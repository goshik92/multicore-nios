==> flow/design.v <==
module ClockCounter(
    input logic clock,
    input logic reset,
    input logic csr_read,
    input logic csr_write,
    input logic csr_address,
    output logic [31:0] csr_readdata,
    input logic [31:0] csr_writedata
);
    logic [63:0] counter;
    logic [31:0] hSnapshot;
    always_ff @(posedge clock)
    begin
        if (reset) counter <= 1'b0;
        else begin
            if (csr_write) counter <= 1'b0;
            else counter <= counter + 1'b1;
            if (csr_read) begin
                case(csr_address)
                    1'b0: begin
                        hSnapshot <= counter[63:32];
                        csr_readdata <= counter[31:0];
                    end
                    1'b1: csr_readdata <= hSnapshot;
                endcase
            end
        end
    end
endmodule
### Reports on ClockCounter

The steps from the RTL of ClockCounter to its reports follow in flow order.
Line numbers count from 1 in the design file above.
Operators: Yosys type, input widths -> output width; for muxes data width and select width s.
Library cell names are shortened.
The mark -- stands for no value.

| design | value |
|---|---|
| top module | ClockCounter |
| clock port | clock |
| cell library | sky130hd |
| timing corner | tt_025C_1v80 |

### Word level

Yosys after proc, flatten, opt, wreduce and memory -nomap, before mapping. Memory bits, and registers merged into a memory's read port (data or address), are not among the register bits. Print and check cells are not counted. Equal cells are merged and count once.

| bit counts | value |
|---|---|
| register bits | 128 |
| output and inout bits | 32 |

| cells by class | value |
|---|---|
| $add $sub $neg | 1 |
| muxes and demuxes | 1 |
| bitwise operators | 2 |
| reduce/logical cells | 3 |

Operator list:

| cell | number |
|---|---|
| $add 64x1->64 const B | 1 |
| $pmux 32 s2 | 1 |
| $reduce_and 3->1 | 1 |
| $not 1->1 | 2 |
| $reduce_and 2->1 | 1 |
| $reduce_or 2->1 | 1 |

### Depth

Yosys ltp: most cells in a row. Word level: on the elaborated netlist, between registers, memories and ports. Mapped: between sequential cells and ports; inverters and the memories' decode and read muxes count.

| logic depth | value |
|---|---|
| depth in word-level cells | 2 |
| ABC_AREA | 0 |
| gate-level depth with buffers | 7 |
| depth with buffers taken out | 6 |

### Mapped cells and area

Yosys stat after the flow's synthesis: flattened, memories mapped to cells. It holds for the ABC_AREA given above (unset counts as 0); a run with the other value may have another netlist.
The area totals of this step are shown rounded.

| synthesis totals | value |
|---|---|
| standard cells after synthesis | 464 |
| mapped area | 5260 um^2 |
| sequential part of the area | 3200 um^2 |
| flip-flop cells | 128 |
| buffer cells | 16 |

Cell types:

| cell type | number | total area (um^2) |
|---|---|---|
| edfxtp_1 | 64 | 1.92E+03 |
| dfxtp_1 | 64 | 1.28E+03 |
| mux2_2 | 27 | 304.042 |
| xor2_1 | 21 | 183.926 |
| nor2_1 | 45 | 168.912 |
| nand3_1 | 31 | 155.149 |
| nand4_1 | 24 | 150.144 |
| a21oi_1 | 28 | 140.134 |
| or3_1 | 17 | 106.352 |
| o21ai_0 | 21 | 105.101 |
| or4_1 | 14 | 105.101 |
| nand2_1 | 26 | 97.594 |
| o31ai_1 | 13 | 97.594 |
| xnor2_1 | 11 | 96.342 |
| clkbuf_1 | 11 | 41.29 |
| nor3_1 | 7 | 35.034 |
| and2_1 | 5 | 31.28 |
| and3_1 | 5 | 31.28 |

Other cell types: 15; their cells: 30.

### Timing after synthesis

Path of least setup slack by OpenSTA after synthesis, without wires, with an ideal clock, recovery checks aside; 20% of the period is set as input and as output delay. Where synthesis merged equal registers, the netlist keeps one of their names.

| timing path post-synthesis | value |
|---|---|
| kind | in2reg |
| from | input reset |
| to | register hSnapshot[0] |
| period | 5.41 ns |
| external input delay | 1.082 ns |
| setup time | 0.424 ns |
| time at the first pin | 1.082 ns |
| arrival | 4.153 ns |
| data required time | 4.986 ns |
| slack | 0.832 ns |
| path delay | 3.495 ns |
| stages | 2 |
| path buffers | 0 |
| synthesis period reached | 4.578 ns |

"path delay" is the arrival time less input delay plus setup time.
"stages" counts driving pins, that of a launching flip-flop among them; a cell with two outputs on the path counts twice.
"synthesis period reached" = period - worst setup slack (recovery checks aside). The figure is calculated, with input and output delays left at 20% of the set period.
The rows between start and end are the longest chain of elaborated cells between them; the timing report does not say that the signal goes this way. Where chains are equally long, one stands for them.
Each line given opens the expression or statement behind the cell; cells for indexed reads and writes are added by Yosys, which also makes memories of some case tables.

| on the way, post-synthesis | value |
|---|---|
| path through | nor2b_1 -> nor2b_1 |
| length of the longest elaborated chain | 2 |

RTL lines, path post-synthesis:

| element | RTL line | text |
|---|---|---|
| start, declared | 3 | `input logic reset,` |
| $not 1->1 | -- |  |
| $reduce_and 3->1 | -- |  |
| end, assigned | 21 | `hSnapshot <= counter[63:32];` |
| end, declared | 11 | `logic [31:0] hSnapshot;` |

### Path in the finished layout

From the final timing report of run 1: the path of least setup slack in the routed layout; clock arrival at registers is part of the times.

| timing path after layout | value |
|---|---|
| kind | reg2reg |
| from | register counter[0] |
| to | register counter[42] |
| period | 3.23 ns |
| setup time | 0.07 ns |
| time at the first pin | 0.42 ns |
| arrival | 2.98 ns |
| data required time | 3.57 ns |
| slack | 0.60 ns |
| stages | 8 |
| path buffers | 1 |

The rows between start and end are the longest chain of elaborated cells between them; the timing report does not say that the signal goes this way. Where chains are equally long, one stands for them.
At most two assigning lines are given for a register; there are more.

| on the way, after layout | value |
|---|---|
| path through | dfxtp_1 -> ha_1 -> nand4_1 -> nor4_2 -> nand2_1 -> buf_4 -> or4_1 -> a21oi_1 |
| length of the longest elaborated chain | 1 |

RTL lines, path after layout:

| element | RTL line | text |
|---|---|---|
| start, declared | 10 | `logic [63:0] counter;` |
| start, assigned | 14 | `if (reset) counter <= 1'b0;` |
| start, assigned | 17 | `else counter <= counter + 1'b1;` |
| $add 64x1->64 | 17 |  |
| end, assigned | 16 | `if (csr_write) counter <= 1'b0;` |
| end, assigned | 17 |  |
| end, declared | 10 |  |

==> runs of ClockCounter <==
2 stored runs of ClockCounter in the flow (synthesis by Yosys, layout by OpenROAD, sky130hd cells), in arbitrary order. Constraints: input delay and output delay 20% of the set period each, output load 0.01 pF.
"clock period achieved": clock period set for the run, less the worst setup slack. It is reckoned from that one timing run; input and output delays stay at 20% of the period that was set.
"allowed time less slack (worst setup path)" = time allowed to the worst setup path (clock period - input delay - output delay, where it has them) - its slack; a late launch clock adds to it, a late capture clock takes from it.
"power": no workload was simulated; the value follows from the tool's default switching activity.
Measured values are rounded.

#### Run 1

| setting | value |
|---|---|
| period_ns | `3.23` |
| CORE_UTILIZATION | `27` |
| SETUP_SLACK_MARGIN | `0.37` |
| PLACE_DENSITY_LB_ADDON | `0.29` |
| CORE_MARGIN | `7` |
| CELL_PAD_IN_SITES_DETAIL_PLACEMENT | `1` |
| CAP_MARGIN | `15` |
| MIN_ROUTING_LAYER | `met2` |
| SLEW_MARGIN | `20` |

| result | value |
|---|---|
| standard-cell area of the final layout | 6550 um^2 |
| post-route worst hold slack | 0.449 ns |
| utilization | 0.347 |
| clock period achieved | 2.631 ns |
| allowed time less slack (worst setup path) | 2.63 ns |
| critical path type | reg2reg |
| setup total negative slack | 0.000 ns |
| worst setup slack after layout | 0.599 ns |
| die footprint | 23600 um^2 |
| power | 3.77 mW |
| area of the synthesized netlist | 5260 um^2 |

#### Run 2

| setting | value |
|---|---|
| period_ns | `5.31` |
| CORE_UTILIZATION | `25` |
| SETUP_SLACK_MARGIN | `-0.32` |
| PLACE_DENSITY_LB_ADDON | `0.18` |
| CORE_MARGIN | `9` |
| CELL_PAD_IN_SITES_DETAIL_PLACEMENT | `1` |
| TNS_END_PERCENT | `45` |
| CTS_CLUSTER_SIZE | `21` |
| CTS_CLUSTER_DIAMETER | `285` |
| CAP_MARGIN | `5` |
| SLEW_MARGIN | `20` |
| MIN_ROUTING_LAYER | `met1` |
| MAX_ROUTING_LAYER | `met5` |

| result | value |
|---|---|
| power | 2.22 mW |
| die footprint | 26600 um^2 |
| area of the synthesized netlist | 5260 um^2 |
| allowed time less slack (worst setup path) | 2.13 ns |
| critical path type | in2reg |
| standard-cell area of the final layout | 6490 um^2 |
| clock period achieved | 3.195 ns |
| utilization | 0.318 |
| post-route worst hold slack | 0.455 ns |
| worst setup slack after layout | 2.11 ns |
| setup total negative slack | 0.000 ns |
